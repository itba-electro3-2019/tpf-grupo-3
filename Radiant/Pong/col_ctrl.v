==> flow/design.v <==
module CollisionController(
		input clk,
		input game_en,
		input rst_n,
		input A_up,
		input A_down,
		input B_up,
		input B_down,
		input gmv,
		output reg [9:0] y_padA,
		output reg [9:0] x_padA,
		output reg [9:0] y_padB,
		output reg [9:0] x_padB,
		output reg [9:0] x_ball,
		output reg [9:0] y_ball,
		output reg [2:0] scrA,
		output reg [2:0] scrB,
		output reg wall_col,
		output reg pad_col,
		output lossA,
		output lossB,
		output reg [2:0] Astatus,
		output reg [2:0] Bstatus,
		output reg [7:0] padA_h,
		output reg [7:0] padB_h,
		input [8:0] rand_pos,
		input [1:0] rand_type,
		output reg power_en,
		output powerA,
		output powerB,
		output reg [8:0] power_pos_y,
		output reg [9:0] power_pos_x,
		output affectedA,
		output affectedB,
		output affectpowerup,
		output flickpadA,
		output flickpadB
);
reg x_ball_dir;	
reg y_ball_dir;
reg [2:0] x_l_ball_vel;
reg [2:0] x_r_ball_vel;
reg [2:0] y_padA_vel;
reg [2:0] y_padB_vel;
reg [14:0] powercount;
reg [11:0] poweroffcount;
reg power_spawn;
reg [2:0] power_type;
reg power_dir;
reg [4:0] buzzcount;
localparam X_GMV_LEFT1 = 0;
localparam X_GMV_LEFT2 = 320;
localparam X_GMV_RIGHT1 = 320;
localparam X_GMV_RIGHT2 = 640;
localparam Y_GMV_TOP = 0;
localparam Y_GMV_BOT = 480;
localparam Y_FLOOR = 475;
localparam Y_CEIL = 5;
localparam X_LWALL = 5;
localparam X_RWALL = 635;
localparam BALL_H = 10;
localparam BALL_W = 10;
localparam PAD_H = 100;
localparam ALT_PAD_H = 150;
localparam ALT2_PAD_H = 60;
localparam PAD_W = 12;
localparam Y_BALL_VEL = 2;
localparam X_BALL_VEL = 2;
localparam ALT_X_BALL_VEL = 3;
localparam Y_PAD_VEL = 2;
localparam ALT_Y_PAD_VEL = 4;
localparam X_PAD_VEL = 2;
localparam X_BALL_DEF = 315;
localparam Y_BALL_DEF = 235;
localparam X_PADA_DEF = 20;
localparam X_PADB_DEF = 610;
localparam Y_PAD_DEF = 200;
localparam BALL_DIR_DEF = 1;
localparam DEF_SCR = 0;
localparam LEFT = 0;
localparam UP = 0;
localparam DOWN = 1;
localparam RIGHT = 1;
localparam NORMAL = 0;
localparam LONG_PAD = 1;
localparam QUICK_PAD = 2;
localparam QUICK_BALL = 3;
localparam SMALL_PAD = 4;
localparam INVERTED_PAD = 5;
localparam FLICK_PAD = 6;
localparam POWER_UP_H = 17;
localparam POWER_UP_W = 17;
localparam PADBUZZ = 3;
localparam WALLBUZZ = 6;
localparam POWER_OFF_COUNT = 1300;
localparam POWER_SPAWN_COUNT = 2000;
assign lossA = (scrA == 7 ?  1 : 0);
assign lossB = (scrB == 7 ?  1 : 0);
assign powerA = ~(Astatus == NORMAL);
assign powerB = ~(Bstatus == NORMAL);
assign affectedA = (Astatus == INVERTED_PAD || Astatus == SMALL_PAD || Astatus == QUICK_PAD);
assign affectedB = (Bstatus == INVERTED_PAD || Bstatus == SMALL_PAD || Bstatus == QUICK_PAD);
assign affectpowerup = (power_en && ((power_type == INVERTED_PAD) || (power_type == SMALL_PAD || power_type == QUICK_PAD || power_type == FLICK_PAD)));
assign flickpadA = (Astatus == FLICK_PAD);
assign flickpadB = (Bstatus == FLICK_PAD);
always @(posedge clk) begin
	if(game_en) begin
		if(~rst_n) begin
			y_ball <= Y_BALL_DEF;
			x_ball <= X_BALL_DEF;
			x_ball_dir <= BALL_DIR_DEF;
			y_ball_dir <= BALL_DIR_DEF;
			x_l_ball_vel <= X_BALL_VEL;
			x_r_ball_vel <= Y_BALL_VEL;
			y_padA <= Y_PAD_DEF;
			x_padA <= X_PADA_DEF;
			y_padB <= Y_PAD_DEF;
			x_padB <= X_PADB_DEF;
			y_padA_vel <= Y_PAD_VEL;
			y_padB_vel <= Y_PAD_VEL;
			padA_h <= PAD_H;
			padB_h <= PAD_H;
			Astatus <= NORMAL;
			Bstatus <= NORMAL;
			power_type <= 2'd1;
			powercount <= 15'd0;
			poweroffcount <= 12'd0;
			power_spawn <= 1'b0;
			power_en <= 1'b0;
			power_pos_x <= 10'd320;
			if(gmv) begin
				scrA <= DEF_SCR;
				scrB <= DEF_SCR;
				wall_col <= 1'b0;
				pad_col <= 1'b0;
			end
		end
		else begin
			if(pad_col || wall_col) begin
				buzzcount <= buzzcount + 5'd1;
			end
			if(pad_col && buzzcount >= PADBUZZ) begin
				buzzcount <= 5'd0;
				pad_col <= 1'b0;
			end
			if(wall_col && buzzcount >= WALLBUZZ) begin
				buzzcount <= 5'd0;
				wall_col <= 1'b0;
			end
			if(x_ball_dir == LEFT) begin
				if ((x_ball < x_padA + PAD_W) && (x_ball > x_padA) && (y_ball>y_padA) && 
					((y_ball + BALL_H) < (y_padA + padA_h))) begin
					x_ball_dir <= 1'b1;
					pad_col <= 1'b1;
					buzzcount <= 5'd0;
				end
			end
			else begin
				if((x_ball > x_padB) && (x_ball < x_padB+PAD_W) && ((y_ball>y_padB ) && 
				   ((y_ball + BALL_H) < (y_padB + padB_h) ))) begin
					x_ball_dir <= 1'b0;
					pad_col <= 1'b1;
					buzzcount <= 5'd0;
				end	
			end
			if (x_ball_dir == LEFT) begin
				if((x_ball < X_LWALL)) begin
					x_ball <= X_BALL_DEF;
					y_ball <= Y_BALL_DEF;
					wall_col <= 1'b1;
					buzzcount <= 5'd0;
					scrA <= scrA + 4'b0001;
				end
				else
					x_ball <= (x_ball - x_l_ball_vel);
			end		
			else begin
				if(((x_ball + BALL_W) > X_RWALL)) begin
					x_ball <= X_BALL_DEF;
					y_ball <= Y_BALL_DEF;
					wall_col <= 1'b1;
					buzzcount <= 5'd0;
					scrB <= scrB + 4'b0001;
				end
				else
					x_ball <= (x_ball + x_r_ball_vel);
			end
			if(y_ball_dir == UP) begin
				if ((y_ball < Y_CEIL))
					y_ball_dir <= DOWN;
				else
					y_ball <= y_ball - Y_BALL_VEL;
			end
			else begin
				if (((y_ball+ BALL_H)) > Y_FLOOR)
					y_ball_dir <= UP;
				else
					y_ball <= y_ball + Y_BALL_VEL;
			end
			if(Astatus != NORMAL) begin
				if(poweroffcount < POWER_OFF_COUNT) begin
					poweroffcount <= poweroffcount + 12'd1;
				end
				else begin
					poweroffcount <= 12'd0;
					Astatus <= NORMAL;
				end
			end
			if(A_up) begin										 
				if(Astatus == INVERTED_PAD) begin
					if (y_padA + padA_h < Y_FLOOR)
						y_padA <= y_padA + y_padA_vel;
				end
				else begin
					if (y_padA > Y_CEIL)
						y_padA <= y_padA - y_padA_vel;	
				end
			end
			else if(A_down) begin									 
				if(Astatus == INVERTED_PAD) begin
					if (y_padA > Y_CEIL)
						y_padA <= y_padA - y_padA_vel;
				end
				else begin
					if (y_padA + padA_h < Y_FLOOR)
						y_padA <= y_padA + y_padA_vel;
				end
			end
			if(Astatus == LONG_PAD) begin
				padA_h = ALT_PAD_H;
			end
			else if(Astatus == QUICK_PAD) begin
				y_padA_vel = ALT_Y_PAD_VEL;
			end
			else if(Astatus == QUICK_BALL) begin
				x_r_ball_vel = ALT_X_BALL_VEL;
			end
			else if(Astatus == SMALL_PAD) begin
				padA_h = ALT2_PAD_H;
			end
			else if (Astatus == NORMAL) begin
				padA_h = PAD_H;
				y_padA_vel = Y_PAD_VEL;
				x_r_ball_vel = X_BALL_VEL;
			end
			if(Bstatus != NORMAL) begin
				if(poweroffcount < POWER_OFF_COUNT) begin
					poweroffcount <= poweroffcount + 12'd1;
				end
				else begin
					poweroffcount <= 12'd0;
					Bstatus <= NORMAL;
				end
			end
			if(B_up) begin										 
				if(Bstatus == INVERTED_PAD) begin
					if (y_padB + padB_h < Y_FLOOR)
						y_padB <= y_padB + y_padB_vel;
				end
				else begin
					if (y_padB > Y_CEIL)
						y_padB <= y_padB - y_padB_vel;	
				end
			end
			else if(B_down) begin									 
				if(Bstatus == INVERTED_PAD) begin
					if (y_padB > Y_CEIL)
						y_padB <= y_padB - y_padB_vel;
				end
				else begin
					if (y_padB + padB_h < Y_FLOOR)
						y_padB <= y_padB + y_padB_vel;
				end
			end
			if(Bstatus == LONG_PAD) begin
				padB_h = ALT_PAD_H;
			end
			else if(Bstatus == QUICK_PAD) begin
				y_padB_vel = ALT_Y_PAD_VEL;
			end
			else if(Bstatus == QUICK_BALL) begin
				x_l_ball_vel = ALT_X_BALL_VEL;
			end
			else if(Bstatus == SMALL_PAD) begin
				padB_h = ALT2_PAD_H;
			end
			else if (Bstatus == NORMAL) begin
				padB_h = PAD_H;
				y_padB_vel = Y_PAD_VEL;
				x_l_ball_vel = X_BALL_VEL;
			end
			if(powercount < POWER_SPAWN_COUNT) begin
				powercount <= powercount + 15'd1;
				power_spawn <= 1'b0;
			end
			else if (powercount >= POWER_SPAWN_COUNT) begin
				powercount <= 15'd0;
				power_spawn <= 1'b1;
				power_pos_x <= 320;
			end
			if(power_spawn) begin
				power_spawn <= 1'b0;
				power_en <= 1'b1;
				if(power_type == 6) begin
					power_type <= 2'd1;
				end
				else begin
					power_type <= power_type + 2'd1;
				end
				power_dir <= power_dir + 1'b1;
			end
			if(power_en) begin
				if ((power_pos_x < X_LWALL) || (power_pos_x + POWER_UP_W > X_RWALL) || (power_pos_y + POWER_UP_H > Y_FLOOR) ||					
					(power_pos_y < Y_CEIL)) begin
					power_en <= 1'b0;
					poweroffcount <= 12'd0;
					power_pos_x <= 320;
					power_pos_y <= 240;
				end
				else if ((power_pos_x < x_padA + PAD_W) && (power_pos_x > x_padA) && (power_pos_y>y_padA) && 
					((power_pos_y + POWER_UP_H) < (y_padA + padA_h))) begin
					if(power_type == INVERTED_PAD || power_type == SMALL_PAD || power_type == QUICK_PAD || power_type == FLICK_PAD)
						Bstatus <= power_type;
					else
						Astatus <= power_type;
					power_en <= 1'b0;
					power_pos_x <= 320;
					power_pos_y <= 240;
					poweroffcount <= 12'd0;
				end
				else if((power_pos_x + POWER_UP_W> x_padB) && (power_pos_x < x_padB+PAD_W) && ((power_pos_y>y_padB ) && 
				   ((power_pos_y + POWER_UP_H) < (y_padB + padB_h) ))) begin
					if(power_type == INVERTED_PAD || power_type == SMALL_PAD || power_type == QUICK_PAD || power_type == FLICK_PAD)
						Astatus <= power_type;
					else
						Bstatus <= power_type;
					power_en <= 1'b0;
					power_pos_x <= 320;
					power_pos_y <= 240;
					poweroffcount <= 12'd0;
				end
				else begin
					if(power_dir)
						power_pos_x <= power_pos_x + 1;
					else
						power_pos_x <= power_pos_x - 1;
				end
			end
		end
	end
end
endmodule
**From RTL to reports: CollisionController**

What the tools print for CollisionController, step after step.
Lines are those of the file above, counted from 1.
Library cell names are shortened.
The mark -- stands for no value.

- Top module: CollisionController
- Clock port: clk
- Library: sky130hd
- Library corner: tt_025C_1v80

**Word-level counts**

Source: Yosys, flattened and elaborated, memories not mapped. Widths are those after wreduce. Registers that Yosys merges into a memory's read port (data or address) are not register bits. Print and check cells do not count. Equal cells are merged and count once.

- Cells after elaboration: 285
- Output and inout port bits: 119
- Bits in read-only memories: 0
- Memory cells: 0
- Bits in latches: 0
- RAM bits: 0
- Word width x clocked read ports: 0
- Register bits after elaboration: 132

- Divide/modulo/power cells: 0
- Eq/ne operators: 28
- Reduce/logical cells: 43
- Multipliers: 0
- Bitwise operators: 3
- Add/subtract/negate cells: 24
- Mux-type cells: 130
- Shifts and indexed selects: 0
- $lt $le $gt $ge: 31

Operators by type and width:

| operator | number |
|---|---|
| 2-to-1 mux 10 bit | 28 |
| 2-to-1 mux 3 bit | 45 |
| 2-to-1 mux 8 bit | 14 |
| 2-to-1 mux 12 bit | 7 |
| < comparator 32 bit | 2 |
| 2-to-1 mux 5 bit | 9 |
| adder 10 x 8 -> 11 bit | 4 |
| == test 3 bit with constant B | 11 |
| > comparator 32 x 10 -> 1 bit with constant B | 1 |
| adder 10 x 3 -> 10 bit | 3 |
| subtractor 10 x 3 -> 10 bit | 3 |
| < comparator 10 x 3 -> 1 bit with constant B | 3 |
| 2-to-1 mux 15 bit | 2 |
| 2-to-1 mux 1 bit | 25 |
| adder 10 x 4 -> 11 bit with constant B | 2 |
| > comparator 11 x 10 -> 1 bit with constant B | 2 |
| < comparator 11 x 9 -> 1 bit with constant B | 2 |
| < comparator 9 x 11 -> 1 bit with constant A | 2 |
| > comparator 10 bit | 2 |
| < comparator 10 bit with constant B | 2 |
| > comparator 10 x 3 -> 1 bit with constant B | 2 |
| > comparator 10 x 5 -> 1 bit with constant B | 2 |
| < comparator 10 x 6 -> 1 bit with constant B | 2 |
| > comparator 8 x 10 -> 1 bit with constant A | 2 |
| logical AND 1 bit | 15 |
| adder 15 x 1 -> 15 bit with constant B | 1 |
| greater-or-equal comparator 15 x 11 -> 1 bit with constant B | 1 |
| < comparator 15 x 11 -> 1 bit with constant B | 1 |

Other operator kinds: 29; their cells: 64.

**Longest topological paths**

Depth = most cells in a row (Yosys ltp): at word level without a register or memory, in the mapped netlist without a sequential cell, where the memories' decode and read muxes count.

- Depth in word-level cells: 16
- ABC_AREA: 1
- Mapped depth: 25
- Depth with buffers taken out: 24

**Synthesis result**

Source: synth_stat.txt of the flow (Yosys; design flattened, memories mapped). It holds for the ABC_AREA given above (unset counts as 0); a run with the other value may have another netlist.
The area totals of this step are shown rounded.

Cell types:

| type | number | area in all (um^2) |
|---|---|---|
| edfxtp_1 | 124 | 3.72E+03 |
| nand2_1 | 408 | 1.53E+03 |
| ha_1 | 108 | 1.35E+03 |
| inv_1 | 253 | 949.661 |
| nand3_1 | 124 | 620.595 |
| nor2_1 | 155 | 581.808 |
| a21oi_1 | 99 | 495.475 |
| xor2_1 | 48 | 420.403 |
| o21ai_0 | 72 | 360.346 |
| buf_4 | 36 | 270.259 |
| nand4_1 | 36 | 225.216 |
| fa_1 | 9 | 180.173 |
| nor3_1 | 33 | 165.158 |
| nor2_2 | 20 | 125.12 |
| xnor2_1 | 10 | 87.584 |
| nand2_2 | 13 | 81.328 |
| nand3_2 | 7 | 70.067 |
| buf_6 | 6 | 67.565 |

Not listed: further types 44, cells in them 153.

- Buffer cells: 64
- Cell area after synthesis: 12380 um^2
- Cell count: 1714
- Flip-flop cells: 124
- Sequential area: 3724 um^2

**Path before layout**

Source: OpenSTA report_checks on the synthesized netlist (no wires, ideal clock, input and output delay 20% of the period each), path of least setup slack; recovery checks are left aside. Register names are those of the netlist, which keeps one name where synthesis merged equal registers.

- Path type: register to register
- Start point: register Bstatus[1]
- End point: register poweroffcount[8]
- Driving pins on the path: 21
- Setup time: 256 ps
- Period: 5190 ps
- Data arrival time: 2867 ps
- Path slack: 2067 ps
- Path delay: 3123 ps
- Synthesis period reached: 3123 ps

"path delay" is the arrival time less input delay plus setup time.
"driving pins on the path" counts driving pins, that of a launching flip-flop among them; a cell with two outputs on the path counts twice.
"synthesis period reached" is the clock period less the worst setup slack; recovery checks do not enter. This is arithmetic on one report: input and output delays are still those of the set period (20% each).
The rows between start and end are the longest chain of elaborated cells between them; the timing report does not say that the signal goes this way. Where chains are equally long, one stands for them.
A line is the first line of the expression or statement that the cell stems from. Yosys adds cells for indexed reads and writes and turns some case tables into memories.
A register here has more assigning lines than the two given.

- Cells stage by stage: edfxtp_1 > nor2_1 > inv_1 > o21ai_0 > inv_1 > o21ai_0 > inv_1 > ha_1 > a21oi_1 > nor2_1 > a21oi_1 > nand2_1 > nand3_1 > nand2_1 > nand2_1 > nand3_2 > nand3_2 > nand2_2 > nand3b_2 > buf_6 > nor2_2
- Length of the longest elaborated chain: 16
- Elaborated cells on any way between the ends: 22
- Classes of those cells: 1 x add/sub; 1 x compare; 4 x eq/ne; 12 x mux; 4 x reduce/logical

RTL lines, path post-synthesis:

| element | RTL line | RTL |
|---|---|---|
| from (decl) | 23 | `output reg [2:0] Bstatus,` |
| from (assign) | 323 | `Bstatus <= power_type;` |
| from (assign) | 336 | `Bstatus <= power_type;` |
| logical NOT 3 bit | 287 | `else if (Bstatus == NORMAL) begin` |
| 2-to-1 mux 8 bit | 287 |  |
| 2-to-1 mux 8 bit | 284 | `else if(Bstatus == SMALL_PAD) begin` |
| 2-to-1 mux 8 bit | 281 | `else if(Bstatus == QUICK_BALL) begin` |
| 2-to-1 mux 8 bit | 278 | `else if(Bstatus == QUICK_PAD) begin` |
| 2-to-1 mux 8 bit | 275 | `if(Bstatus == LONG_PAD) begin` |
| 2-to-1 mux 8 bit | 108 | `if(~rst_n) begin` |
| 2-to-1 mux 8 bit | 107 | `if(game_en) begin` |
| adder 10 x 8 -> 11 bit | 332 | `((power_pos_y + POWER_UP_H) < (y_padB + padB_h) ))) begin` |
| < comparator 9 x 11 -> 1 bit | 332 |  |
| logical AND 1 bit x2 | 331 | `else if((power_pos_x + POWER_UP_W> x_padB) && (power_pos_x < x_padB+PAD_W) && ((power_pos_y>y_padB ) &&` |
| 2-to-1 mux 12 bit | 331 |  |
| 2-to-1 mux 12 bit | 320 | `else if ((power_pos_x < x_padA + PAD_W) && (power_pos_x > x_padA) && (power_pos_y>y_padA) &&` |
| 2-to-1 mux 12 bit | 313 | `if ((power_pos_x < X_LWALL) \|\| (power_pos_x + POWER_UP_W > X_RWALL) \|\| (power_pos_y + POWER_UP_H > Y_FLOOR) \|\|` |
| 2-to-1 mux 12 bit | 312 | `if(power_en) begin` |
| to (assign) | 202 | `poweroffcount <= poweroffcount + 12'd1;` |
| to (assign) | 248 | `poweroffcount <= poweroffcount + 12'd1;` |
| to (decl) | 46 | `reg [11:0] poweroffcount;` |

**Path in the finished layout**

Path of least setup slack in the final report of flow run 1 (OpenROAD, finished layout, wires in). Where an end is a register, its clock arrival counts in the times.
The report prints the path's times to 10 ps; the period is as set.

- Path type: register to register
- Start point: register Bstatus[1]
- End point: register poweroffcount[0]
- Driving pins on the path: 20
- Data arrival time: 4340 ps
- Period: 7000 ps
- Setup time: 260 ps
- Path slack: 2840 ps

The rows between start and end are the longest chain of elaborated cells between them; the timing report does not say that the signal goes this way. Where chains are equally long, one stands for them.
A register here has more assigning lines than the two given.

- Cells stage by stage: edfxtp_1 > nor2_1 > inv_1 > o21ai_0 > inv_1 > o21ai_0 > inv_1 > ha_1 > a21oi_1 > nor2_1 > a21oi_1 > nand2_1 > nand3_1 > nand2_1 > nand2_1 > nand3_2 > nand3_2 > nand2_2 > nand3b_2 > nor2_1
- Length of the longest elaborated chain: 16
- Elaborated cells on any way between the ends: 22
- Classes of those cells: 1 x add/sub; 1 x compare; 4 x eq/ne; 12 x mux; 4 x reduce/logical

RTL lines, path post-layout:

| element | RTL line | RTL |
|---|---|---|
| from (decl) | 23 | `output reg [2:0] Bstatus,` |
| from (assign) | 323 | `Bstatus <= power_type;` |
| from (assign) | 336 | `Bstatus <= power_type;` |
| logical NOT 3 bit | 287 | `else if (Bstatus == NORMAL) begin` |
| 2-to-1 mux 8 bit | 287 |  |
| 2-to-1 mux 8 bit | 284 | `else if(Bstatus == SMALL_PAD) begin` |
| 2-to-1 mux 8 bit | 281 | `else if(Bstatus == QUICK_BALL) begin` |
| 2-to-1 mux 8 bit | 278 | `else if(Bstatus == QUICK_PAD) begin` |
| 2-to-1 mux 8 bit | 275 | `if(Bstatus == LONG_PAD) begin` |
| 2-to-1 mux 8 bit | 108 | `if(~rst_n) begin` |
| 2-to-1 mux 8 bit | 107 | `if(game_en) begin` |
| adder 10 x 8 -> 11 bit | 332 | `((power_pos_y + POWER_UP_H) < (y_padB + padB_h) ))) begin` |
| < comparator 9 x 11 -> 1 bit | 332 |  |
| logical AND 1 bit x2 | 331 | `else if((power_pos_x + POWER_UP_W> x_padB) && (power_pos_x < x_padB+PAD_W) && ((power_pos_y>y_padB ) &&` |
| 2-to-1 mux 12 bit | 331 |  |
| 2-to-1 mux 12 bit | 320 | `else if ((power_pos_x < x_padA + PAD_W) && (power_pos_x > x_padA) && (power_pos_y>y_padA) &&` |
| 2-to-1 mux 12 bit | 313 | `if ((power_pos_x < X_LWALL) \|\| (power_pos_x + POWER_UP_W > X_RWALL) \|\| (power_pos_y + POWER_UP_H > Y_FLOOR) \|\|` |
| 2-to-1 mux 12 bit | 312 | `if(power_en) begin` |
| to (assign) | 202 | `poweroffcount <= poweroffcount + 12'd1;` |
| to (assign) | 248 | `poweroffcount <= poweroffcount + 12'd1;` |
| to (decl) | 46 | `reg [11:0] poweroffcount;` |

Data sheet: physical implementation of CollisionController

CollisionController through Yosys and OpenROAD on sky130hd: 2 stored runs, unordered, with their settings and measured results. The constraints put input and output delay at 20% of the set period each and load the outputs with 0.01 pF.
"clock period achieved": clock period set for the run, less the worst setup slack. It is reckoned from that one timing run; input and output delays stay at 20% of the period that was set.
By "time on the worst setup path" is meant the share of the clock period that the worst setup path is allowed (20% is reserved at inputs, 20% at outputs), minus its slack. Clock arrival times at its registers enter into it.
By "total power after layout" is meant OpenSTA's value without simulated activity: inputs other than the clock are taken to toggle once in ten clock periods, and the tool carries that through the logic.
"time on the worst setup path" is given in steps of 10 ps.
The results are shown rounded.

### Flow run 1

==> flow/run.sh <==
#!/bin/bash
# the make line also repeats the synthesis and layout settings of config.mk as NAME=value (left out here)
make -C /OpenROAD-flow-scripts/flow DESIGN_CONFIG=/design/flow/config.mk WORK_HOME=/design/flow/orfs CLKGATE_MAP_FILE= finish
==> flow/config.mk <==
export PLATFORM = sky130hd
export DESIGN_NAME = CollisionController
export DESIGN_NICKNAME = CollisionController
export VERILOG_FILES = /design/flow/design.v
export SDC_FILE = /design/flow/constraint.sdc
export NUM_CORES = 4
export LEC_CHECK = 0
export ABC_AREA = 1
export CAP_MARGIN = 20
export CORE_ASPECT_RATIO = 1.66
export CORE_MARGIN = 5
export CORE_UTILIZATION = 63
export PLACE_DENSITY_LB_ADDON = 0.06
export SETUP_SLACK_MARGIN = 0.41
export SLEW_MARGIN = 20
==> flow/constraint.sdc <==
create_clock -name core_clock -period 7.0 [get_ports {clk}]
set_input_delay 1.4000 -clock core_clock [delete_from_list [all_inputs] [get_ports {clk}]]
set_output_delay 1.4000 -clock core_clock [all_outputs]
set_load 0.01 [all_outputs]

Results of flow run 1:
- Mapped cell area after synthesis: 12380 um^2
- Total die area: 22640 um^2
- Standard-cell area after layout: 13930 um^2
- Final design utilization: 0.715
- Setup slack of the worst path: 2839 ps
- Total negative slack on setup checks: 0 ps
- Worst hold slack: 571 ps
- Total power after layout: 2775 uW
- Clock period achieved: 4161 ps
- Time on the worst setup path: 4160 ps
- Class of the worst setup path: register to register

### Flow run 2

==> flow/run.sh <==
#!/bin/bash
# the make line also repeats the synthesis and layout settings of config.mk as NAME=value (left out here)
make -C /OpenROAD-flow-scripts/flow DESIGN_CONFIG=/design/flow/config.mk WORK_HOME=/design/flow/orfs CLKGATE_MAP_FILE= finish
==> flow/config.mk <==
export PLATFORM = sky130hd
export DESIGN_NAME = CollisionController
export DESIGN_NICKNAME = CollisionController
export VERILOG_FILES = /design/flow/design.v
export SDC_FILE = /design/flow/constraint.sdc
export NUM_CORES = 4
export LEC_CHECK = 0
export CAP_MARGIN = 20
export CORE_MARGIN = 2
export CORE_UTILIZATION = 24
export GPL_ROUTABILITY_DRIVEN = 1
export MIN_ROUTING_LAYER = met1
export PLACE_DENSITY = 0.42
export SETUP_SLACK_MARGIN = 0.92
export SLEW_MARGIN = 35
export TNS_END_PERCENT = 65
==> flow/constraint.sdc <==
create_clock -name core_clock -period 5.08 [get_ports {clk}]
set_input_delay 1.0160 -clock core_clock [delete_from_list [all_inputs] [get_ports {clk}]]
set_output_delay 1.0160 -clock core_clock [all_outputs]
set_load 0.01 [all_outputs]

Results of flow run 2:
- Mapped cell area after synthesis: 11300 um^2
- Total die area: 48840 um^2
- Standard-cell area after layout: 13590 um^2
- Final design utilization: 0.292
- Setup slack of the worst path: 1115 ps
- Total negative slack on setup checks: 0 ps
- Worst hold slack: 576 ps
- Total power after layout: 3598 uW
- Clock period achieved: 3965 ps
- Time on the worst setup path: 3960 ps
- Class of the worst setup path: register to register
