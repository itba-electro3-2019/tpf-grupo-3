==> flow/design.v <==
`timescale 1ns / 1ps
module VGAController(
	input clk,
	input altcolor,
	input altcolor2,
	input pixval,
	output reg hsync = 1'b1,
	output reg vsync = 1'b1,
	output reg [9:0] xpix = 10'd0,
	output reg [9:0] ypix = 10'd0 ,
	output reg [2:0] rgb = 3'd0,
	input altcolor3
);
wire ypix_enable;
always@(posedge clk) begin
	if (ypix_enable) begin
		if(ypix < 524)			 
			ypix <= ypix + 1;
		else ypix <= 0;			 
	end
end
assign ypix_enable = (xpix == 799);
always@(posedge clk) begin
	if(xpix < 799)				  
		xpix <= xpix + 1;
	else 
		xpix <= 0;				 
end
always @(posedge clk) begin
	if(xpix >= 0 && xpix < 640)
		hsync <= 1;
	else 
		if (xpix >= 640 && xpix < 656)
			hsync <= 1;
		else 
			if (xpix >= 656 && xpix < 752)
				hsync <= 0;
			else 
				if (xpix < 800)
					hsync <= 1;
end
always @(posedge clk) begin
	if(ypix <  480)
		vsync <= 1;
	else 
		if (ypix >= 480 && ypix < 490)
			vsync <= 1;
		else 
			if (ypix >= 490 && ypix < 492)
				vsync <= 0;
			else 
				if (ypix < 525)
					vsync <= 1;
end
always @(posedge clk) begin
	if(xpix < 640  && ypix < 480) begin
		rgb[2] <= altcolor3? (0):(altcolor?  0 : pixval);	 
		rgb[1] <= altcolor3? (1):(pixval? ( altcolor2? 1 : 0 ) : 1);			 
		rgb[0] <= altcolor3? (0):(pixval? 0 : 1);
	end
	else
		rgb <= 3'd0;  
end
endmodule
## Step by step through the tools: VGAController

Tool output for the design above, in the order of the flow.
Lines are those of the file above, counted from 1.
Operators: Yosys type, input widths -> output width; for muxes data width and select width s.
Cell names lack the library's common part.
A cell with -- has no value.

| design | value |
|---|---|
| top | VGAController |
| clock | clk |
| library | sky130hd |
| corner | tt_025C_1v80 |

## Elaborated design

Counts by Yosys on the flattened word-level netlist (proc, flatten, opt, wreduce; memories kept). Register bits leave out memories and registers merged into their read ports (data or address). Print and check cells are left out. Cells with the same type and inputs are merged into one.

| word-level totals | value |
|---|---|
| output and inout port bits | 25 |
| bits of input ports | 5 |
| register bits after elaboration | 25 |
| elaborated cells | 46 |

| cells by class | value |
|---|---|
| muxes and demuxes | 8 |
| bitwise gates (word level) | 1 |
| magnitude comparators | 15 |
| eq/ne operators | 1 |
| reduce/logical cells | 12 |
| add/subtract/negate cells | 2 |

Operators with widths:

| cell | count |
|---|---|
| $lt 10x10->1 const B | 7 |
| $lt 10x9->1 const B | 3 |
| $add 10x1->10 const B | 2 |
| $ge 10x10->1 const B | 2 |
| $ge 10x9->1 const B | 2 |
| $ge 10x1->1 const B | 1 |
| $eq 10x10->1 const B | 1 |
| $mux 1 | 8 |
| $logic_and 1x1->1 | 6 |
| $reduce_or 2->1 | 3 |
| $reduce_bool 2->1 | 2 |
| $reduce_or 3->1 | 1 |
| $not 1->1 | 1 |

## Logic depth

Yosys ltp: most cells in a row. Word level: on the elaborated netlist, between registers, memories and ports. Mapped: between sequential cells and ports; inverters and the memories' decode and read muxes count.

| logic depth | value |
|---|---|
| depth after elaboration | 4 |
| ABC_AREA | 0 |
| depth in mapped cells | 4 |
| mapped depth without buffers | 4 |

## After synthesis

The flow's flattened synthesis, as Yosys stat reports it; memories are mapped. The netlist is that of the ABC_AREA named above (0 if unset); the other value can give another one.
Totals and module areas in this step are rounded.

| mapped netlist | value |
|---|---|
| mapped flip-flops | 25 |
| cell area after synthesis | 1,200 um2 |
| mapped cells | 126 |

Cell types:

| type | count | area in all (um2) |
|---|---|---|
| dfxtp_1 | 15 | 300.288 |
| edfxtp_1 | 10 | 300.288 |
| a21oi_1 | 11 | 55.053 |
| ha_1 | 4 | 50.048 |
| or3_1 | 8 | 50.048 |
| o21ai_0 | 9 | 45.043 |
| nand4_1 | 7 | 43.792 |
| inv_1 | 11 | 41.29 |
| nand3_1 | 6 | 30.029 |
| nor2_1 | 8 | 30.029 |
| nor3_1 | 6 | 30.029 |
| xnor2_1 | 3 | 26.275 |
| nand2_1 | 6 | 22.522 |
| xor2_1 | 2 | 17.517 |
| a31oi_1 | 2 | 12.512 |
| nand2b_1 | 2 | 12.512 |
| nor2b_1 | 2 | 12.512 |
| nor4_2 | 1 | 12.512 |

Not listed: further types 13, cells in them 13.

## Path before layout

Source: OpenSTA report_checks on the synthesized netlist (no wires, ideal clock, input and output delay 20% of the period each), path of least setup slack; recovery checks are left aside. Register names are those of the netlist, which keeps one name where synthesis merged equal registers.

| timing post-synthesis | value |
|---|---|
| path kind | reg2reg |
| start point | register xpix[6] |
| end point | register ypix[0] |
| library setup time | 0.390 ns |
| period | 1.84 ns |
| arrival time | 1.585 ns |
| stages on the path | 3 |
| path delay | 1.975 ns |
| launch time at the first pin | 0.000 ns |
| required time | 1.450 ns |
| setup slack | -0.135 ns |
| period reached after synthesis | 1.975 ns |

"path delay" = arrival - input delay + setup time.
"stages on the path" counts driving pins, that of a launching flip-flop among them; a cell with two outputs on the path counts twice.
"period reached after synthesis" = period - worst setup slack (recovery checks aside). The figure is calculated, with input and output delays left at 20% of the set period.
Between the ends stands the longest chain of elaborated cells between them, by number of cells; it is not shown to be the way that was timed. Of several equally long chains one is given.
A line is the first line of the expression or statement that the cell stems from. Yosys adds cells for indexed reads and writes and turns some case tables into memories.

| on the way, post-synthesis | value |
|---|---|
| path through | dfxtp_1 -> or3_1 -> nor3_1 |
| cells in the longest elaborated chain | 1 |
| elaborated cells between the ends (all ways) | 1 |

RTL lines, path post-synthesis:

| element | line | text |
|---|---|---|
| start, declared | 9 | `output reg [9:0] xpix = 10'd0,` |
| start, assigned | 25 | `xpix <= xpix + 1;` |
| start, assigned | 27 | `xpix <= 0;` |
| $eq 10x10->1 | 22 | `assign ypix_enable = (xpix == 799);` |
| end, assigned | 18 | `ypix <= ypix + 1;` |
| end, assigned | 19 | `else ypix <= 0;` |
| end, declared | 10 | `output reg [9:0] ypix = 10'd0 ,` |

## Timing after layout

Path of least setup slack in the final report of flow run A (OpenROAD, finished layout, wires in). Where an end is a register, its clock arrival counts in the times.

| timing after layout | value |
|---|---|
| path kind | reg2out |
| start point | register ypix[2] |
| end point | output port ypix[2] |
| external output delay | 0.50 ns |
| required time | 2.02 ns |
| stages on the path | 2 |
| launch time at the first pin | 0.26 ns |
| period | 2.52 ns |
| arrival time | 1.38 ns |
| setup slack | 0.63 ns |

| on the way, after layout | value |
|---|---|
| path through | edfxtp_1 -> clkdlybuf4s50_1 |
| cells in the longest elaborated chain | 0 |
| elaborated cells between the ends (all ways) | 0 |

RTL lines, path after layout:

| element | line | text |
|---|---|---|
| start, declared | 10 | `output reg [9:0] ypix = 10'd0 ,` |
| start, assigned | 18 | `ypix <= ypix + 1;` |
| start, assigned | 19 | `else ypix <= 0;` |
| end, declared | 10 |  |

Lab notebook: VGAController

Record of 2 stored runs of the RTL-to-layout flow on VGAController, platform sky130hd. The runs are unordered. Constraints: input delay and output delay 20% of the set period each, output load 0.01 pF.
"achieved clock period" is the run's clock period less its worst setup slack. It is reckoned from that one timing run; input and output delays stay at 20% of the period that was set.
"overall power" rests on the timing tool's default activity at the inputs, not on a simulated workload.
Measured values are rounded.

#### Flow run A

| setting | value |
|---|---|
| period_ns | `2.52` |
| CORE_UTILIZATION | `31` |
| SETUP_SLACK_MARGIN | `-0.25` |
| PLACE_DENSITY_LB_ADDON | `0.23` |
| CORE_MARGIN | `9` |
| CELL_PAD_IN_SITES_GLOBAL_PLACEMENT | `3` |
| TNS_END_PERCENT | `25` |
| GPL_ROUTABILITY_DRIVEN | `1` |
| SLEW_MARGIN | `20` |
| CAP_MARGIN | `20` |

| result | value |
|---|---|
| overall die area | 6,400 um2 |
| worst setup slack after layout | 0.63 ns |
| cell area after synthesis | 1,200 um2 |
| achieved clock period | 1.887 ns |
| total negative setup slack | 0.000 ns |
| standard-cell area after routing | 1,600 um2 |
| overall power | 0.67 mW |

#### Flow run B

| setting | value |
|---|---|
| period_ns | `3.43` |
| CORE_UTILIZATION | `43` |
| SETUP_SLACK_MARGIN | `0.99` |
| PLACE_DENSITY_LB_ADDON | `0.05` |
| CELL_PAD_IN_SITES_DETAIL_PLACEMENT | `2` |
| TNS_END_PERCENT | `60` |
| ABC_AREA | `1` |
| CTS_CLUSTER_SIZE | `49` |
| CTS_CLUSTER_DIAMETER | `333` |
| SLEW_MARGIN | `40` |
| CAP_MARGIN | `20` |
| CORE_MARGIN | `2` |

Stopped before the end: clock tree synthesis reported DPL-0033.
